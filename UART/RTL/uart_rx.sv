==> flow/design.v <==
module uart_rx (
    input  logic       clk,      
    input  logic       rst,       
    input  logic       rx,        
    output logic [7:0] rx_data,   
    output logic       rx_done    
);
    typedef enum logic [1:0] {
        IDLE,
        START,
        RECEIVE,
        DONE
    } state_t;
    state_t current_state, next_state;
    logic [3:0] bit_count;
    logic [7:0] data_buf;
    logic [7:0] rx_shift;
    always_ff @(posedge clk or posedge rst) begin
        if (rst)
            current_state <= IDLE;
        else
            current_state <= next_state;
    end
    always_comb begin
        next_state = current_state;
        case (current_state)
            IDLE:    if (~rx) next_state = START;
            START:   next_state = RECEIVE;
            RECEIVE: if (bit_count == 7) next_state = DONE;
            DONE:    next_state = IDLE;
        endcase
    end
    always_ff @(posedge clk or posedge rst) begin
        if (rst) begin
            rx_shift  <= 8'd0;
            bit_count <= 0;
            rx_done   <= 0;
            rx_data   <= 8'd0;
        end else begin
            case (current_state)
                IDLE: begin
                    rx_done <= 0;
                end
                START: begin
                    bit_count <= 0;
                end
                RECEIVE: begin
                    rx_shift <= {rx, rx_shift[7:1]};
                    bit_count <= bit_count + 1;
                end
                DONE: begin
                    rx_data <= rx_shift;
                    rx_done <= 1;
                end
            endcase
        end
    end
endmodule
# From RTL to reports: uart_rx
# What the tools print for uart_rx, step after step.
# Lines are those of the file above, counted from 1.
# Operators carry their Yosys type and port widths (W data, S select, Z words).
# Cell names lack the library's common part.
# Not given: -
[setup] top="uart_rx" clk_port="clk" library="sky130hd" pvt_corner="tt_025C_1v80"

# Word level
# Yosys after proc, flatten, opt, wreduce and memory -nomap, before mapping. Memory bits, and registers merged into a memory's read port (data or address), are not among the register bits. Print and check cells are not counted. Equal cells are merged and count once.
[bits] ff_bits=23 wordCells=21 romBits=0 input_bits=3 clocked_rd_ports_x_width=0 latchBits=0 ram_bits=0 mem_count=0
[op_classes] n_div=0 compare=0 n_addsub=1 muxes=5 n_eq=6 shift=0 bitwise=0 n_reduce_logical=4 multipliers=0
[op_table] cell="$pmux W4 S2" count=1
[op_table] cell="$pmux W2 S4" count=1
[op_table] cell="$eq A2 B2 Y1 const B" count=2
[op_table] cell="$ne A2 B2 Y1 const B" count=2
[op_table] cell="$reduce_bool A2 Y1" count=2
[op_table] cell="$add A4 B1 Y4 const B" count=1
[op_table] cell="$eq A4 B3 Y1 const B" count=1
[op_table] cell="$mux W2" count=2
[op_table] cell="$eq A2 B1 Y1 const B" count=1
[op_table] cell="$logic_not A2 Y1" count=1
[op_table] cell="$reduce_and A2 Y1" count=1
[op_table] cell="$pmux W1 S2" count=1

# Logic depth
# Yosys ltp: most cells in a row. Word level: on the elaborated netlist, between registers, memories and ports. Mapped: between sequential cells and ports; inverters and the memories' decode and read muxes count.
[logic_depth] word_depth=3 ABC_AREA=0 depth_mapped=3

# Synthesis result
# The flow's flattened synthesis, as Yosys stat reports it; memories are mapped. The netlist is that of the ABC_AREA named above (0 if unset); the other value can give another one.
[synth_totals] area_mm2=0.0009559 mapped_cells=65 ff_cells=25
[by_type] cell="dfrtp_1" count=24
[by_type] cell="mux2_2" count=16
[by_type] cell="dfstp_2" count=1
[by_type] cell="a21o_1" count=3
[by_type] cell="inv_1" count=4
[by_type] cell="ha_1" count=1
[by_type] cell="o22ai_1" count=2
[by_type] cell="buf_6" count=1
[by_type] cell="nor2_1" count=3
[by_type] cell="nand3_1" count=2
[by_type] cell="a22o_1" count=1
[by_type] cell="xnor2_1" count=1
[by_type] cell="xor2_1" count=1
[by_type] cell="buf_4" count=1
[by_type] cell="nand2_1" count=2
[by_type] cell="nand3b_1" count=1
[by_type] cell="o21ai_0" count=1

# Timing after synthesis
# OpenSTA on the mapped netlist: ideal clock, no wires. The path of least setup slack (recovery checks aside). Input and output delay are each 20% of the period. Register names are those of the netlist, which keeps one name where synthesis merged equal registers.
[synth_timing] path_type="reg2reg" from="register bit_count[0]" to="register bit_count[1]" path_buffers=0 path_delay_ns=0.999 slack_ns=0.371 arrival_ns=0.878 setup_ns=0.121 t_required_ns=1.249 path_stages=3 clock_period_ns=1.37 period_less_setup_slack_ns=0.999
# "path_delay_ns" = arrival - input delay + setup time.
# "path_stages" counts driving pins, that of a launching flip-flop among them; a cell with two outputs on the path counts twice.
# "period_less_setup_slack_ns" = period - worst setup slack (recovery checks aside). The figure is calculated, with input and output delays left at 20% of the set period.
# Between the ends stands the longest chain of elaborated cells between them, by number of cells; it is not shown to be the way that was timed. Of several equally long chains one is given.
# A line is the first line of the expression or statement that the cell stems from. Yosys adds cells for indexed reads and writes and turns some case tables into memories.
# A register here has more assigning lines than the two given.
[synth_between] path_cell_list="dfrtp_1 ha_1 a22o_1" elab_chain_cells=2
[synth_lines] element="start, declared" line_no=15 rtl="logic [3:0] bit_count;"
[synth_lines] element="start, assigned" line_no=36 rtl="bit_count <= 0;"
[synth_lines] element="start, assigned" line_no=49 rtl="bit_count <= bit_count + 1;"
[synth_lines] element="$add A4 B1 Y4" line_no=49
[synth_lines] element="$pmux W4 S2" line_no=40 rtl="case (current_state)"
[synth_lines] element="end, assigned" line_no=36
[synth_lines] element="end, assigned" line_no=49
[synth_lines] element="end, declared" line_no=15

# Path in the finished layout
# From the final timing report of run 1: the path of least setup slack in the routed layout; clock arrival at registers is part of the times.
[layout_timing] path_type="reg2out" from="register rx_data[5]" to="output rx_data[5]" slack_ns=-0.26 arrival_ns=0.85 path_stages=2 path_buffers=1 t_required_ns=0.59 clock_period_ns=0.738
[layout_between] path_cell_list="dfrtp_1 buf_6" elab_chain_cells=0
[layout_lines] element="start, declared" line_no=5 rtl="output logic [7:0] rx_data,"
[layout_lines] element="start, assigned" line_no=38 rtl="rx_data   <= 8'd0;"
[layout_lines] element="start, assigned" line_no=52 rtl="rx_data <= rx_shift;"
[layout_lines] element="end, declared" line_no=5

# Design uart_rx on sky130hd. What follows are 2 stored runs of the flow, each under its own settings; their order means nothing. The constraints put input and output delay at 20% of the set period each and load the outputs with 0.01 pF.
# "period_reached_ns": clock period set for the run, less the worst setup slack. It is reckoned from that one timing run; input and output delays stay at 20% of the period that was set.
# "worstPathTime_ns" = time allowed to the worst setup path (clock period - input delay - output delay, where it has them) - its slack; a late launch clock adds to it, a late capture clock takes from it.
# "total_power_mw": no workload was simulated; the value follows from the tool's default switching activity.
run="run 1" settings period_ns=0.738 CORE_UTILIZATION=46 SETUP_SLACK_MARGIN=0.06 PLACE_DENSITY_LB_ADDON=0.02 CORE_ASPECT_RATIO=1.78 CELL_PAD_IN_SITES_GLOBAL_PLACEMENT=0 CELL_PAD_IN_SITES_DETAIL_PLACEMENT=1 TNS_END_PERCENT=55 CTS_CLUSTER_DIAMETER=89 SLEW_MARGIN=15 MIN_ROUTING_LAYER="met2" CAP_MARGIN=20 CORE_MARGIN=2
run="run 1" results post_synth_area_mm2=0.0009559 final_die_area_mm2=0.0024742 cell_area_final_mm2=0.0012387 finalUtil_frac=0.616 timing.setup.ws_ns=-0.258 setupTns_ns=-7.438 total_power_mw=5.062 period_reached_ns=0.996 worstPathTime_ns=0.85 critical_path_kind="reg2out"
run="run 2" settings period_ns=1.72 CORE_UTILIZATION=35 SETUP_SLACK_MARGIN=-0.04 PLACE_DENSITY_LB_ADDON=0.28 CELL_PAD_IN_SITES_DETAIL_PLACEMENT=2 ABC_AREA=1 CTS_CLUSTER_SIZE=22 MIN_ROUTING_LAYER="met2" CAP_MARGIN=20 CORE_MARGIN=2 SLEW_MARGIN=20
run="run 2" results post_synth_area_mm2=0.0009634 final_die_area_mm2=0.0031883 cell_area_final_mm2=0.0011273 finalUtil_frac=0.42 timing.setup.ws_ns=0.134 setupTns_ns=0.000 total_power_mw=1.878 period_reached_ns=1.586 worstPathTime_ns=1.24 critical_path_kind="reg2out"
