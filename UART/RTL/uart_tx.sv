==> flow/design.v <==
module uart_tx (
    input  logic       clk,        
    input  logic       rst,        
    input  logic       tx_start, 
    input  logic [7:0] tx_data,    
    output logic       tx,         
    output logic       tx_done     
);
    typedef enum logic [1:0] {
        IDLE,
        START,
        SEND,
        DONE
    } state_t;
    state_t current_state, next_state;
    logic [9:0] shift_reg;
    logic [3:0] bit_count;
    always @(posedge clk or posedge rst) begin
        if (rst)
            current_state <= IDLE;
        else
            current_state <= next_state;
    end
    always @(*) begin
        next_state = current_state;
        case (current_state)
            IDLE:   if (tx_start) next_state = START;
            START:  next_state = SEND;
            SEND:   if (bit_count == 9) next_state = DONE;
            DONE:   next_state = IDLE;
        endcase
    end
    always @(posedge clk or posedge rst) begin
        if (rst) begin
            shift_reg <= 10'b1111111111;
            bit_count <= 0;
            tx        <= 1;
            tx_done   <= 0;
        end else begin
            case (current_state)
                IDLE: begin
                    tx      <= 1;
                    tx_done <= 0;
                end
                START: begin
                    shift_reg <= {1'b1, tx_data, 1'b0}; 
                    bit_count <= 0;
                end
                SEND: begin
                    tx        <= shift_reg[0];
                    shift_reg <= shift_reg >> 1;
                    bit_count <= bit_count + 1;
                end
                DONE: begin
                    tx_done <= 1;
                    tx      <= 1;
                end
            endcase
        end
    end
endmodule
Reports on uart_tx
Tool output for the design above, in the order of the flow.
Line numbers count from 1 in the design file above.
{"block": "inputs", "top": "uart_tx", "clk_port": "clk", "lib": "sky130hd", "pvt_corner": "tt_025C_1v80"}

Word-level counts
Source: Yosys, flattened and elaborated, memories not mapped. Widths are those after wreduce. Registers that Yosys merges into a memory's read port (data or address) are not register bits. Print and check cells do not count.
{"block": "bits", "register_bits": 18, "in_bits": 11, "output_inout_bits": 2, "word_cells": 25}
{"block": "op_classes", "addsub": 1, "n_eq": 6, "mux": 7, "reduce_logical": 6}
{"block": "ops", "operator": "case mux 10 bit (select 2 bit)", "count": 1}
{"block": "ops", "operator": "case mux 4 bit (select 2 bit)", "count": 1}
{"block": "ops", "operator": "case mux 2 bit (select 4 bit)", "count": 1}
{"block": "ops", "operator": "nonzero test 2 bit", "count": 3}
{"block": "ops", "operator": "equality test 2 bit with constant B", "count": 2}
{"block": "ops", "operator": "!= test 2 bit with constant B", "count": 2}
{"block": "ops", "operator": "adder 4 x 1 -> 4 bit with constant B", "count": 1}
{"block": "ops", "operator": "equality test 4 bit with constant B", "count": 1}
{"block": "ops", "operator": "case mux 1 bit (select 2 bit)", "count": 2}
{"block": "ops", "operator": "two-way mux 2 bit", "count": 2}
{"block": "ops", "operator": "equality test 2 x 1 -> 1 bit with constant B", "count": 1}
{"block": "ops", "operator": "logical NOT 2 bit", "count": 1}
{"block": "ops", "operator": "AND reduction 2 bit", "count": 1}
{"block": "ops", "operator": "OR reduction 2 bit", "count": 1}

Logic depth
Longest topological path by Yosys (ltp), each cell counted once; first at word level (registers and memories cut), then after technology mapping (sequential cells cut; the memories' decode and read muxes count).
{"block": "logic_depth", "word_depth": 3, "ABC_AREA": 0, "depth_mapped": 5, "depth_no_buf": 4}

Synthesis result
The flow's flattened synthesis, as Yosys stat reports it; memories are mapped. The netlist is that of the ABC_AREA named above (0 if unset); the other value can give another one.
The area totals of this step are shown rounded.
{"block": "synth_totals", "cell_count": 79, "area_um2": 894.6, "seq_area_um2": 515.5, "ffs": 20, "n_buf": 4}
{"block": "by_type", "type": "sky130_fd_sc_hd__dfstp_2", "count": 12, "area_total_um2": 315.302}
{"block": "by_type", "type": "sky130_fd_sc_hd__dfrtp_1", "count": 8, "area_total_um2": 200.192}
{"block": "by_type", "type": "sky130_fd_sc_hd__mux2i_1", "count": 9, "area_total_um2": 90.086}
{"block": "by_type", "type": "sky130_fd_sc_hd__nand2_1", "count": 12, "area_total_um2": 45.043}
{"block": "by_type", "type": "sky130_fd_sc_hd__o21ai_0", "count": 6, "area_total_um2": 30.029}
{"block": "by_type", "type": "sky130_fd_sc_hd__ha_1", "count": 2, "area_total_um2": 25.024}
{"block": "by_type", "type": "sky130_fd_sc_hd__buf_12", "count": 1, "area_total_um2": 20.019}
{"block": "by_type", "type": "sky130_fd_sc_hd__nor2_1", "count": 5, "area_total_um2": 18.768}
{"block": "by_type", "type": "sky130_fd_sc_hd__o22ai_1", "count": 3, "area_total_um2": 18.768}
{"block": "by_type", "type": "sky130_fd_sc_hd__inv_1", "count": 4, "area_total_um2": 15.014}
{"block": "by_type", "type": "sky130_fd_sc_hd__o21ai_1", "count": 3, "area_total_um2": 15.014}
{"block": "by_type", "type": "sky130_fd_sc_hd__buf_6", "count": 1, "area_total_um2": 11.261}
{"block": "by_type", "type": "sky130_fd_sc_hd__nand3_1", "count": 2, "area_total_um2": 10.01}
{"block": "by_type", "type": "sky130_fd_sc_hd__a21o_2", "count": 1, "area_total_um2": 8.758}
{"block": "by_type", "type": "sky130_fd_sc_hd__a22o_1", "count": 1, "area_total_um2": 8.758}
{"block": "by_type", "type": "sky130_fd_sc_hd__xnor2_1", "count": 1, "area_total_um2": 8.758}
{"block": "by_type", "type": "sky130_fd_sc_hd__xor2_1", "count": 1, "area_total_um2": 8.758}
{"block": "by_type", "type": "sky130_fd_sc_hd__a21o_1", "count": 1, "area_total_um2": 7.507}
Not listed: further types 6, cells in them 6.

Worst setup path after synthesis
Source: OpenSTA report_checks on the synthesized netlist (no wires, ideal clock, input and output delay 20% of the period each), path of least setup slack; recovery checks are left aside. Register names are those of the netlist, which keeps one name where synthesis merged equal registers.
{"block": "synth_path", "path_kind": "register to register", "startpoint": "register bit_count[1]", "endpoint": "register current_state", "period_ns": 0.962, "setup_time_ns": 0.119, "t_first_pin_ns": 0.000, "arrival_ns": 0.849, "required_ns": 0.843, "slack_ns": -0.005, "path_delay_ns": 0.968, "path_stages": 5, "path_buffers": 0, "synth_period_reached_ns": 0.967}
"path_delay_ns" = arrival - input delay + setup time.
"path_stages": output pins that drive a net of the path, with the launching flip-flop's if there is one; two outputs of one cell count as two.
"synth_period_reached_ns" = period - worst setup slack (recovery checks aside). The figure is calculated, with input and output delays left at 20% of the set period.
An end named without its bit number is one bit of that signal or, where synthesis recoded a state register, one of its new flip-flops.
A register here has more assigning lines than the two given.
{"block": "synth_between", "cell_sequence": "sky130_fd_sc_hd__dfrtp_1 sky130_fd_sc_hd__inv_1 sky130_fd_sc_hd__ha_1 sky130_fd_sc_hd__nand3b_1 sky130_fd_sc_hd__a21o_2"}
{"block": "synth_rtl", "element": "from (decl)", "line_no": 17, "rtl": "logic [3:0] bit_count;"}
{"block": "synth_rtl", "element": "from (assign)", "line_no": 36, "rtl": "bit_count <= 0;"}
{"block": "synth_rtl", "element": "from (assign)", "line_no": 52, "rtl": "bit_count <= bit_count + 1;"}
{"block": "synth_rtl", "element": "to (assign)", "line_no": 20, "rtl": "current_state <= IDLE;"}
{"block": "synth_rtl", "element": "to (assign)", "line_no": 22, "rtl": "current_state <= next_state;"}
{"block": "synth_rtl", "element": "to (decl)", "line_no": 15, "rtl": "state_t current_state, next_state;"}
No chain of elaborated cells between the ends is given.

Worst path after layout
From the final timing report of flow run A: the path of least setup slack in the routed layout; clock arrival at registers is part of the times.
{"block": "layout_path", "path_kind": "register to output", "startpoint": "register tx", "endpoint": "output tx", "period_ns": 0.784, "output_delay_ns": 0.16, "t_first_pin_ns": 0.31, "arrival_ns": 0.98, "required_ns": 0.63, "slack_ns": -0.35, "path_stages": 2, "path_buffers": 1}
A register here has more assigning lines than the two given.
{"block": "layout_between", "cell_sequence": "sky130_fd_sc_hd__dfstp_2 sky130_fd_sc_hd__buf_6", "elab_chain_len": 0, "cells_between": 0, "lines_between": 0}
{"block": "layout_rtl", "element": "from (decl)", "line_no": 6, "rtl": "output logic       tx,"}
{"block": "layout_rtl", "element": "from (assign)", "line_no": 37, "rtl": "tx        <= 1;"}
{"block": "layout_rtl", "element": "from (assign)", "line_no": 50, "rtl": "tx        <= shift_reg[0];"}
{"block": "layout_rtl", "element": "to (decl)", "line_no": 6}

Memo
Re: implementation data of uart_tx

Below are 2 stored runs of the flow (Yosys, OpenROAD; platform sky130hd) on uart_tx, each with its settings and what was measured, unordered. Constraints: input delay and output delay 20% of the set period each, output load 0.01 pF.
"clock_period_reached_ns" = clock period - worst setup slack. The figure is calculated, with input and output delays left at 20% of the set period.
"worst_path_time_ns" means the part of the period allowed to the worst setup path (the constraints hold back 20% at inputs and 20% at outputs) less its slack; where the path has registers, the arrival times of their clocks count too.
The measured numbers are rounded.

{"run": "flow run A", "settings": { "period_ns": 0.784, "CORE_UTILIZATION": 42, "SETUP_SLACK_MARGIN": -0.05, "PLACE_DENSITY": 0.82, "CORE_MARGIN": 4, "CELL_PAD_IN_SITES_GLOBAL_PLACEMENT": 1, "CELL_PAD_IN_SITES_DETAIL_PLACEMENT": 1, "ABC_AREA": 0, "CAP_MARGIN": 20, "SLEW_MARGIN": 20 }, "results": { "clock_period_reached_ns": 1.135, "worst_path_time_ns": 0.98, "critical_path_type": "register to output", "worstSetupSlack_ns": -0.351, "total_die_area_um2": 2932, "setupTns_ns": -4.046, "utilization_pct": 68.4, "yosys_chip_area_um2": 894.6, "final_stdcell_area_um2": 1369 }}
{"run": "flow run B", "settings": { "period_ns": 0.842, "CORE_UTILIZATION": 36, "SETUP_SLACK_MARGIN": -0.05, "PLACE_DENSITY": 0.69, "CORE_MARGIN": 9, "CELL_PAD_IN_SITES_DETAIL_PLACEMENT": 0, "TNS_END_PERCENT": 30, "MIN_ROUTING_LAYER": "met1", "MAX_ROUTING_LAYER": "met5", "CAP_MARGIN": 20, "SLEW_MARGIN": 20 }, "results": { "utilization_pct": 50.1, "total_die_area_um2": 4604, "worstSetupSlack_ns": -0.282, "yosys_chip_area_um2": 894.6, "clock_period_reached_ns": 1.124, "setupTns_ns": -1.328, "worst_path_time_ns": 0.96, "critical_path_type": "register to output", "final_stdcell_area_um2": 1141 }}
